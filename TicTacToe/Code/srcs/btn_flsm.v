==> flow/design.v <==
`timescale 1ns / 1ps
module btn_flsm(
    input clk,
    input rst,
    input btnC,  
    input btnR,  
    input btnL,  
    input btnU,  
    input btnD,  
    input [1:0] ud,          
    input [9:0] gameover,    
    output reg [3:0] addr,   
    output reg [1:0] wd,     
    output wire wen          
    );
    wire [4:0] p, db; 
    debouncer dbC (clk, rst, btnC, db[0]); 
    debouncer dbL (clk, rst, btnL, db[1]);
    debouncer dbR (clk, rst, btnR, db[2]);
    debouncer dbU (clk, rst, btnU, db[3]);
    debouncer dbD (clk, rst, btnD, db[4]);
    pulser pC (clk, rst, db[0], p[0]); 
    pulser pL (clk, rst, db[1], p[1]);
    pulser pR (clk, rst, db[2], p[2]);
    pulser pU (clk, rst, db[3], p[3]);
    pulser pD (clk, rst, db[4], p[4]);
    assign wen = p[0];
    always@(posedge clk or posedge rst)
    begin
        if(rst)
            addr[1:0] <= 2'b00;
        else if (p[2:1] == 2'b10) 
            addr[1:0] <= (addr[1:0] == 2'd2) ? 2'd0 : addr[1:0] + 1'b1;
        else if (p[2:1] == 2'b01)
            addr[1:0] <= (addr[1:0] == 2'd0) ? 2'd2 : addr[1:0] - 1'b1;
        else
            addr[1:0] <= addr[1:0];
    end        
    always@(posedge clk or posedge rst)
    begin
        if(rst)
            addr[3:2] <= 2'b0;
        else if (p[4:3] == 2'b10)
            addr[3:2] <= (addr[3:2] == 2'd2) ? 2'd0 : addr[3:2] + 1'b1;
        else if (p[4:3] == 2'b01)
            addr[3:2] <= (addr[3:2] == 2'd0) ? 2'd0 : addr[3:2] - 1'b1;
        else
            addr[3:2] <= addr[3:2];
    end        
    always@(posedge clk or posedge rst)
    begin
        if(rst)
            wd <= 2'b01;
        else if (p[0] == 1'b1)begin
            if (gameover[9])
                wd <= {~gameover[8] , gameover[8]};   
            else if (ud == 2'b00)
                wd <= ~wd;
            else
                wd <= wd;
                end
        else
            wd <= wd;
       end     
endmodule
`timescale 1ns / 1ps
module debouncer
#(parameter N=16'hffff)
    (
    input clk,
    input rst,
    input I,
    output Y
    );
    reg [15:0] C;            
    reg [1:0] ps;            
    always@(posedge clk or posedge rst)begin
        if (rst == 1'b1)
                C <= 'b0;
        else if (ps == 2'b01 || ps == 2'b10)
            C <= C + 1'b1;  
        else
            C <= 'b0;  
    end
    always@(posedge clk or posedge rst) begin  
        if (rst == 1'b1)
                ps <= 'b0;
        else begin case (ps)
            2'b00: ps <= (I) ? 2'b01 : 2'b00;                        
            2'b01: ps <= (I) ? (C == N) ? 2'b11 : 2'b01 : 2'b00;     
            2'b11: ps <= (I) ? 2'b11 : 2'b10;                        
            2'b10: ps <= (I) ? 2'b11 : (C == N) ? 2'b00 : 2'b10;     
        endcase
        end
    end
    assign Y = ps[1];  
endmodule
`timescale 1ns / 1ps
module pulser
#(parameter PE = 1)(
    input       clk,
    input       rst,
    input       I,
    output wire Y
    );
    reg [1:0] ps;  
    always@(posedge clk or posedge rst)begin
        if (rst == 1'b1)
            ps <= 2'b0;
        else begin case (ps)  
            2'b00: ps <= (I) ? 2'b01 : 2'b00;    
            2'b01: ps <= 2'b11;                  
            2'b10: ps <= 2'b00;                  
            2'b11: ps <= (I) ? 2'b11 : 2'b10;    
        endcase
        end
    end
    assign Y = (ps == (PE ? 2'b01 : 2'b10)) ? 1'b1 : 1'b0;
endmodule
=== Tool chain data of btn_flsm ===
What the tools print for btn_flsm, step after step.
Line numbers count from 1 in the design file above.
Cell names lack the library's common part.
Not given: --

* Top module: btn_flsm
* Clock port: clk
* Standard-cell library: sky130hd
* Library corner: tt_025C_1v80

=== Word-level counts ===
Yosys after proc, flatten, opt, wreduce and memory -nomap, before mapping. Memory bits, and registers merged into a memory's read port (data or address), are not among the register bits. Print and check cells are not counted.

* Register bits: 106
* Latch bits: 0
* Memory bits (writable): 0
* Memory bits (read-only): 0
* Word width x clocked read ports: 0
* Memories: 0
* Input port bits: 19
* Output and inout bits: 7
* Elaborated cells: 162

* Add/sub/neg operators: 9
* Multipliers: 0
* Divide/modulo/power cells: 0
* Magnitude comparators: 0
* Equality and inequality tests: 41
* Shift-type cells: 0
* Mux-type cells: 70
* Bitwise gates (word level): 2
* Reduce/logical cells: 22

{| class="wikitable"
|+ Operators with widths
! kind !! number
|-
| adder 16 x 1 -> 16 bit (second input constant) || 5
|-
| equality test 16 bit (second input constant) || 5
|-
| parallel mux 2 bit (select 4 bit) || 10
|-
| 2-to-1 mux 16 bit || 5
|-
| 2-to-1 mux 2 bit || 30
|-
| equality test 2 bit (second input constant) || 24
|-
| logical NOT 2 bit || 13
|-
| 2-to-1 mux 1 bit || 25
|-
| equality test 2 x 1 -> 1 bit (second input constant) || 12
|-
| nonzero test 2 bit || 3
|-
| logical OR 1 bit || 5
|-
| adder 2 x 1 -> 2 bit (second input constant) || 2
|-
| subtractor 2 x 1 -> 2 bit (second input constant) || 2
|-
| inverter 2 bit || 1
|-
| AND reduction 2 bit || 1
|-
| inverter 1 bit || 1
|}

=== Longest topological paths ===
Longest topological path by Yosys (ltp), each cell counted once; first at word level (registers and memories cut), then after technology mapping (sequential cells cut; the memories' decode and read muxes count).

* Depth after elaboration: 5
* ABC_AREA: 0
* Mapped depth: 5
* Mapped depth without buffers: 5

=== After synthesis ===
Yosys stat after the flow's synthesis: flattened, memories mapped to cells. It holds for the ABC_AREA given above (unset counts as 0); a run with the other value may have another netlist.
Totals and module areas in this step are rounded.

{| class="wikitable"
|+ Cells by type
! cell type !! number !! total area (µm²)
|-
| dfrtp_1 || 110 || 2752.64
|-
| ha_1 || 30 || 375.36
|-
| and2_1 || 58 || 362.848
|-
| xnor2_1 || 34 || 297.786
|-
| xor2_1 || 23 || 201.443
|-
| nand4_1 || 26 || 162.656
|-
| dfstp_2 || 6 || 157.651
|-
| nand3_1 || 27 || 135.13
|-
| nor4_1 || 17 || 106.352
|-
| inv_1 || 26 || 97.594
|-
| o21ai_0 || 19 || 95.091
|-
| nor2_1 || 23 || 86.333
|-
| a211oi_1 || 11 || 82.579
|-
| or3_1 || 13 || 81.328
|-
| nand2_1 || 21 || 78.826
|-
| a21boi_0 || 10 || 75.072
|-
| a21o_1 || 9 || 67.565
|-
| nor2b_1 || 10 || 62.56
|}

Other cell types: 13; their cells: 42.

* Cells in the netlist: 515
* Mapped area: 5560 µm²
* Area of sequential cells: 2910 µm²
* Flip-flop cells: 116
* Buffer cells: 5

The figures by module come from a second, unflattened synthesis with its own total; it is not the netlist above.

* Cell total of the unflattened synthesis: 541
* Area (unflattened synthesis): 5660 µm²

Each row is one instance without its submodules.

{| class="wikitable"
|+ By module
! module !! times used !! cells !! area (µm²) !! sequential area (µm²)
|-
| debouncer || 5 || 90 || 916 || 450
|-
| pulser || 5 || 10 || 139 || 101
|-
| btn_flsm || 1 || 41 || 383 || 151
|}

=== Timing after synthesis ===
OpenSTA on the mapped netlist: ideal clock, no wires. The path of least setup slack (recovery checks aside). Input and output delay are each 20% of the period. Register names are those of the netlist, which keeps one name where synthesis merged equal registers.

* Kind: register -> register
* Start: register dbC.C[5]
* End: register dbC.C[13]
* Period: 1780 ps
* Library setup time: 77 ps
* Launch time at the first pin: 0 ps
* Data arrival time: 1496 ps
* Data required time: 1703 ps
* Slack: 206 ps
* Delay of the path: 1573 ps
* Driving pins on the path: 5
* Buffers on the path: 0
* Synthesis period reached: 1574 ps

"delay of the path" is the arrival time less input delay plus setup time.
"driving pins on the path" counts driving pins, that of a launching flip-flop among them; a cell with two outputs on the path counts twice.
"synthesis period reached" = period - worst setup slack (recovery checks aside). The figure is calculated, with input and output delays left at 20% of the set period.
The rows between start and end are the longest chain of elaborated cells between them; the timing report does not say that the signal goes this way. Where chains are equally long, one stands for them.
A line is the first line of the expression or statement that the cell stems from. Yosys adds cells for indexed reads and writes and turns some case tables into memories.
A register here has more assigning lines than the two given.

* Path through: dfrtp_1 -> nand3_2 -> or4_4 -> or3_1 -> a21oi_1
* Length of the longest elaborated chain: 2
* Elaborated cells between the ends (all ways): 2
* RTL lines with such cells: 2
* Those cells by class: add/sub (1); mux (1)

{| class="wikitable"
|+ RTL lines, path after synthesis
! what !! line !! source
|-
| start: declaration || 75 || <nowiki>reg [15:0] C;</nowiki>
|-
| start: assignment || 79 || <nowiki>C <= 'b0;</nowiki>
|-
| start: assignment || 81 || <nowiki>C <= C + 1'b1;</nowiki>
|-
| adder 16 x 1 -> 16 bit || 81 ||
|-
| 2-to-1 mux 16 bit || 80 || <nowiki>else if (ps == 2'b01 || ps == 2'b10)</nowiki>
|-
| end: assignment || 79 ||
|-
| end: assignment || 81 ||
|-
| end: declaration || 75 ||
|}

=== Worst path after layout ===
From the final timing report of run B: the path of least setup slack in the routed layout; clock arrival at registers is part of the times.
The report prints the path's times to 10 ps; the period is as set.

* Kind: register -> output
* Start: register wd[0]
* End: output wd[0]
* Period: 2770 ps
* Output delay: 550 ps
* Launch time at the first pin: 410 ps
* Data arrival time: 1470 ps
* Data required time: 2220 ps
* Slack: 750 ps
* Driving pins on the path: 2
* Buffers on the path: 1

A register here has more assigning lines than the two given.

* Path through: dfstp_2 -> clkdlybuf4s50_1
* Length of the longest elaborated chain: 0
* Elaborated cells between the ends (all ways): 0
* RTL lines with such cells: 0

{| class="wikitable"
|+ RTL lines, path post-layout
! what !! line !! source
|-
| start: declaration || 13 || <nowiki>output reg [1:0] wd,</nowiki>
|-
| start: assignment || 56 || <nowiki>wd <= {~gameover[8] , gameover[8]};</nowiki>
|-
| start: assignment || 58 || <nowiki>wd <= ~wd;</nowiki>
|-
| end: declaration || 13 ||
|}

Subject: flow runs of btn_flsm

Hi,

Top module btn_flsm; platform sky130hd; tools Yosys and OpenROAD; 2 stored runs in no particular order. Input and output delays are each 20% of the period that was set; the output load is 0.01 pF.
"achieved clock period" means the clock period less the worst setup slack. The figure is calculated, with input and output delays left at 20% of the set period.
By "worst setup path time" is meant the share of the clock period that the worst setup path is allowed (20% is reserved at inputs, 20% at outputs), minus its slack. Clock arrival times at its registers enter into it.
By "power" is meant OpenSTA's value without simulated activity: inputs other than the clock are taken to toggle once in ten clock periods, and the tool carries that through the logic.
"worst setup path time" is known to 10 ps.
Measured values are rounded.

Run A
==> flow/run.sh <==
#!/bin/bash
# the make line also repeats the synthesis and layout settings of config.mk as NAME=value (left out here)
make -C /OpenROAD-flow-scripts/flow DESIGN_CONFIG=/design/flow/config.mk WORK_HOME=/design/flow/orfs CLKGATE_MAP_FILE= finish
==> flow/config.mk <==
export PLATFORM = sky130hd
export DESIGN_NAME = btn_flsm
export DESIGN_NICKNAME = btn_flsm
export VERILOG_FILES = /design/flow/design.v
export SDC_FILE = /design/flow/constraint.sdc
export NUM_CORES = 4
export LEC_CHECK = 0
export CAP_MARGIN = 20
export CELL_PAD_IN_SITES_GLOBAL_PLACEMENT = 3
export CORE_MARGIN = 2
export CORE_UTILIZATION = 55
export CTS_CLUSTER_DIAMETER = 275
export PLACE_DENSITY_LB_ADDON = 0.26
export SLEW_MARGIN = 20
export TNS_END_PERCENT = 40
==> flow/constraint.sdc <==
create_clock -name core_clock -period 1.1 [get_ports {clk}]
set_input_delay 0.2200 -clock core_clock [delete_from_list [all_inputs] [get_ports {clk}]]
set_output_delay 0.2200 -clock core_clock [all_outputs]
set_load 0.01 [all_outputs]

==> results of run A <==
did not finish, placement stopped with FLW-0024

Run B
==> flow/run.sh <==
#!/bin/bash
# the make line also repeats the synthesis and layout settings of config.mk as NAME=value (left out here)
make -C /OpenROAD-flow-scripts/flow DESIGN_CONFIG=/design/flow/config.mk WORK_HOME=/design/flow/orfs CLKGATE_MAP_FILE= finish
==> flow/config.mk <==
export PLATFORM = sky130hd
export DESIGN_NAME = btn_flsm
export DESIGN_NICKNAME = btn_flsm
export VERILOG_FILES = /design/flow/design.v
export SDC_FILE = /design/flow/constraint.sdc
export NUM_CORES = 4
export LEC_CHECK = 0
export CAP_MARGIN = 20
export CORE_MARGIN = 2
export CORE_UTILIZATION = 40
export SLEW_MARGIN = 20
==> flow/constraint.sdc <==
create_clock -name core_clock -period 2.77 [get_ports {clk}]
set_input_delay 0.5540 -clock core_clock [delete_from_list [all_inputs] [get_ports {clk}]]
set_output_delay 0.5540 -clock core_clock [all_outputs]
set_load 0.01 [all_outputs]

==> results of run B <==
chip area after synthesis (Yosys): 5560 µm²
die area: 14900 µm²
standard-cell area of the final layout: 6620 µm²
utilization: 0.482
worst setup slack after layout: 746 ps
total negative slack: 0 ps
worst hold slack: 430 ps
power: 0.00419 W
achieved clock period: 2024 ps
worst setup path time: 1470 ps
worst setup path kind: register -> output

Regards
