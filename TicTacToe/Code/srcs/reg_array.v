==> flow/design.v <==
`timescale 1ns / 1ps
module go_encode(
    input [31:0] mem,
    output [9:0] gameover
    );
    wire [15:0] line;
    assign line[0] = (mem[0] & mem[2] & mem[4]);
    assign line[1] = (mem[8] & mem[10] & mem[12]);
    assign line[2] = (mem[16] & mem[18] & mem[20]);
    assign line[3] = (mem[0] & mem[8] & mem[16]);
    assign line[4] = (mem[2] & mem[10] & mem[18]);
    assign line[5] = (mem[4] & mem[12] & mem[20]);
    assign line[6] = (mem[0] & mem[10] & mem[20]);
    assign line[7] = (mem[4] & mem[10] & mem[16]);
    assign line[8] = (mem[1] & mem[3] & mem[5]);
    assign line[9] = (mem[9] & mem[11] & mem[13]);
    assign line[10] = (mem[17] & mem[19] & mem[21]);
    assign line[11] = (mem[1] & mem[9] & mem[17]);
    assign line[12] = (mem[3] & mem[11] & mem[19]);
    assign line[13] = (mem[5] & mem[13] & mem[21]);
    assign line[14] = (mem[1] & mem[11] & mem[21]);
    assign line[15] = (mem[5] & mem[11] & mem[17]);
    assign gameover[0] = line[0] | line[8];
    assign gameover[1] = line[1] | line[9];
    assign gameover[2] = line[2] | line[10];
    assign gameover[3] = line[3] | line[11];
    assign gameover[4] = line[4] | line[12];
    assign gameover[5] = line[5] | line[13];
    assign gameover[6] = line[6] | line[14];
    assign gameover[7] = line[7] | line[15];
    assign gameover[8] = gameover[9] & |line[15:8];  
    assign gameover[9] = |gameover[7:0];  
endmodule
`timescale 1ns / 1ps
module reg_array(
    input clk,
    input rst,
    input wen,           
    input [1:0] I,       
    input [3:0] waddr,   
    input [3:0] raddr,   
    input save,          
    output [1:0] Y,      
    output [1:0] wY,     
    output [9:0] gameover,       
    output [9:0] gameover_vga   
    );
    reg [31:0] mem, memO; 
    always@(posedge clk or posedge rst)
    begin
        if (rst == 1'b1)
                mem <= 'b0;
        else  
        if(wen)begin
            if (|gameover)
                mem <= 'b0;  
            else
                mem <= (mem & ~(32'd3 << ({1'b0, waddr} << 1))) | ({30'd0, I} << ({1'b0, waddr} << 1));
            end
        else
            mem <= mem;
    end    
    always@(posedge clk or posedge rst)
    begin
        if (rst == 1'b1)
            memO <= 'b0;
        else if (save)
            memO <= mem;
        else
            memO <= memO;
    end
    assign  Y = memO >> ({1'b0, raddr} << 1);
    assign wY = mem  >> ({1'b0, waddr} << 1);  
    go_encode m0 (
        .mem(mem),
        .gameover(gameover)
    );
    go_encode m1 (
        .mem(memO),
        .gameover(gameover_vga)
    );
endmodule
# Reports on reg_array
# What the tools print for reg_array, step after step.
# Line numbers count from 1 in the design file above.
# A cell with -- has no value.
# inputs
top	reg_array
clk_port	clk
cell_library	sky130hd
lib_corner	tt_025C_1v80

# Elaborated design
# Counts by Yosys on the flattened word-level netlist (proc, flatten, opt, wreduce; memories kept). Register bits leave out memories and registers merged into their read ports (data or address); mux counts leave out enables and synchronous resets folded into registers. Print and check cells are left out. Cells with the same type and inputs are merged into one.
# word_totals
word_cells	97
output_inout_bits	24
romBits	0
clocked_rd_ports_x_width	0
n_memories	0
ramBits	0
in_bits	14
latchBits	0
register_bits	64
# op_classes
shift	4
div_mod_pow	0
n_mul	0
reduce_and_logical	5
eq_ne	0
n_cmp	0
add_sub_neg	0
logic	85
mux	1
# ops
operator	count
1-bit bitwise AND	66
32-bit by 5-bit right shift with 2-bit output	2
2-bit by 5-bit left shift with 32-bit output	1
2-bit by 5-bit left shift with 32-bit output (first input constant)	1
32-bit bitwise AND	1
32-bit bitwise OR	1
32-bit inverter	1
8-bit OR reduction	4
32-bit 2-to-1 mux	1
1-bit bitwise OR	16
9-bit OR reduction	1

# Longest topological paths
# Depth = most cells in a row (Yosys ltp): at word level without a register or memory, in the mapped netlist without a sequential cell, where the memories' decode and read muxes count.
# logic_depth
ltp_word	7
ABC_AREA	0
ltp_mapped	6
mapped_depth_nobuf	5

# Synthesis result
# The flow's flattened synthesis, as Yosys stat reports it; memories are mapped. The netlist is that of the ABC_AREA named above (0 if unset); the other value can give another one.
# Totals and module areas in this step are rounded.
# types
type	count	area_total_um2
sky130_fd_sc_hd__dfrtp_1	64	1.6E+03
sky130_fd_sc_hd__mux4_2	20	450.432
sky130_fd_sc_hd__mux2_2	32	360.346
sky130_fd_sc_hd__o22ai_1	30	187.68
sky130_fd_sc_hd__nand3_1	28	140.134
sky130_fd_sc_hd__inv_1	35	131.376
sky130_fd_sc_hd__a31oi_1	16	100.096
sky130_fd_sc_hd__nand2_1	24	90.086
sky130_fd_sc_hd__o31ai_1	8	60.058
sky130_fd_sc_hd__nand4_2	4	50.048
sky130_fd_sc_hd__nor4_4	2	42.541
sky130_fd_sc_hd__o32ai_1	4	35.034
sky130_fd_sc_hd__nand4_1	5	31.28
sky130_fd_sc_hd__buf_2	6	30.029
sky130_fd_sc_hd__nor2b_1	4	25.024
sky130_fd_sc_hd__a221o_1	2	20.019
sky130_fd_sc_hd__and2_1	3	18.768
sky130_fd_sc_hd__clkbuf_1	5	18.768
# Not listed: further types 7, cells in them 13.
# synth_totals
seq_area_um2	1600
ff_cells	64
area_um2	3470
cells	305
buffers	16
# By module: a second synthesis without flattening, with its own total; a netlist apart from the flattened one above.
# unflattened
hier_cells	318
hier_area_um2	3680
# Each row is one instance without its submodules.
# modules
module	cells	area_um2	seq_area_um2	instances
reg_array	256	3350	1600	1
go_encode	31	161	0.0	2

# Worst setup path after synthesis
# Path of least setup slack by OpenSTA after synthesis, without wires, with an ideal clock, recovery checks aside; 20% of the period is set as input and as output delay. Where synthesis merged equal registers, the netlist keeps one of their names.
# synth_path
path_kind	input to output
from	input raddr[1]
to	output Y[1]
launch_ps	668
t_required_ps	2672
path_slack_ps	681
input_delay_ps	668
delay_ps	1323
period_ps	3340
path_buffers	1
arrival_time_ps	1991
stages	3
output_delay_ps	668
period_less_setup_slack_ps	2659
# "delay_ps" = arrival - input delay + setup time.
# At an output port there is no setup time.
# "stages" counts driving pins, that of a launching flip-flop among them; a cell with two outputs on the path counts twice.
# "period_less_setup_slack_ps" is the clock period less the worst setup slack; recovery checks do not enter. This is arithmetic on one report: input and output delays are still those of the set period (20% each).
# Between the ends stands the longest chain of elaborated cells between them, by number of cells; it is not shown to be the way that was timed. Of several equally long chains one is given.
# A line is the first line of the expression or statement that the cell stems from. Yosys adds cells for indexed reads and writes and turns some case tables into memories.
# synth_between
cell_sequence	sky130_fd_sc_hd__clkbuf_1 -> sky130_fd_sc_hd__mux4_2 -> sky130_fd_sc_hd__mux4_2
elab_chain_len	1
cone_cells	1
cone_lines	1
cone_classes	1 x shift
# synth_lines
item	line_no	text
from (decl)	41	input [3:0] raddr,
32-bit by 5-bit right shift with 2-bit output	72	assign  Y = memO >> ({1'b0, raddr} << 1);
to (decl)	43	output [1:0] Y,

# Timing after layout
# Path of least setup slack in the final report of job 1 (OpenROAD, finished layout, wires in). Where an end is a register, its clock arrival counts in the times.
# The report prints the path's times to 10 ps; the period is as set.
# layout_path
path_kind	input to output
from	input waddr[0]
to	output wY[0]
path_buffers	3
launch_ps	760
stages	5
path_slack_ps	430
output_delay_ps	760
t_required_ps	3060
arrival_time_ps	2630
input_delay_ps	760
period_ps	3820
# Between the ends stands the longest chain of elaborated cells between them, by number of cells; it is not shown to be the way that was timed. Of several equally long chains one is given.
# layout_between
cell_sequence	sky130_fd_sc_hd__dlygate4sd2_1 -> sky130_fd_sc_hd__bufbuf_16 -> sky130_fd_sc_hd__mux4_2 -> sky130_fd_sc_hd__mux4_2 -> sky130_fd_sc_hd__dlygate4sd2_1
elab_chain_len	1
cone_cells	1
cone_lines	1
cone_classes	1 x shift
# layout_lines
item	line_no	text
from (decl)	40	input [3:0] waddr,
32-bit by 5-bit right shift with 2-bit output	73	assign wY = mem  >> ({1'b0, waddr} << 1);
to (decl)	44	output [1:0] wY,

# Design reg_array on sky130hd. What follows are 2 stored runs of the flow, each under its own settings; their order means nothing. The constraints put input and output delay at 20% of the set period each and load the outputs with 0.01 pF.
# "period_reached_ps" means the clock period less the worst setup slack. The figure is calculated, with input and output delays left at 20% of the set period.
# "worst_path_ps" = time allowed to the worst setup path (clock period - input delay - output delay, where it has them) - its slack; a late launch clock adds to it, a late capture clock takes from it.
# "total_power_uw" is the tool's figure for a default switching activity; nothing was simulated.
# "worst_path_ps" is known to 10 ps.
# The measured numbers are rounded.
# Settings: n/a = not set for that run.
stored run	period_ns	CORE_UTILIZATION	SETUP_SLACK_MARGIN	PLACE_DENSITY_LB_ADDON	TNS_END_PERCENT	CTS_CLUSTER_DIAMETER	CAP_MARGIN	CORE_MARGIN	SLEW_MARGIN	worst_path_ps	worst_setup_path_type	period_reached_ps	synthArea_um2	total_power_uw	design_die_area_um2	cell_area_final_um2	fin_ws_ps
job 1	3.82	65	0.47	0.29	15	196	20	2	20	1870	input to output	3393	3470	2930	5940	4190	427
job 2	2.62	40	0.69	n/a	n/a	n/a	20	2	20	1950	register to output	2473	3470	5470	9440	5500	147
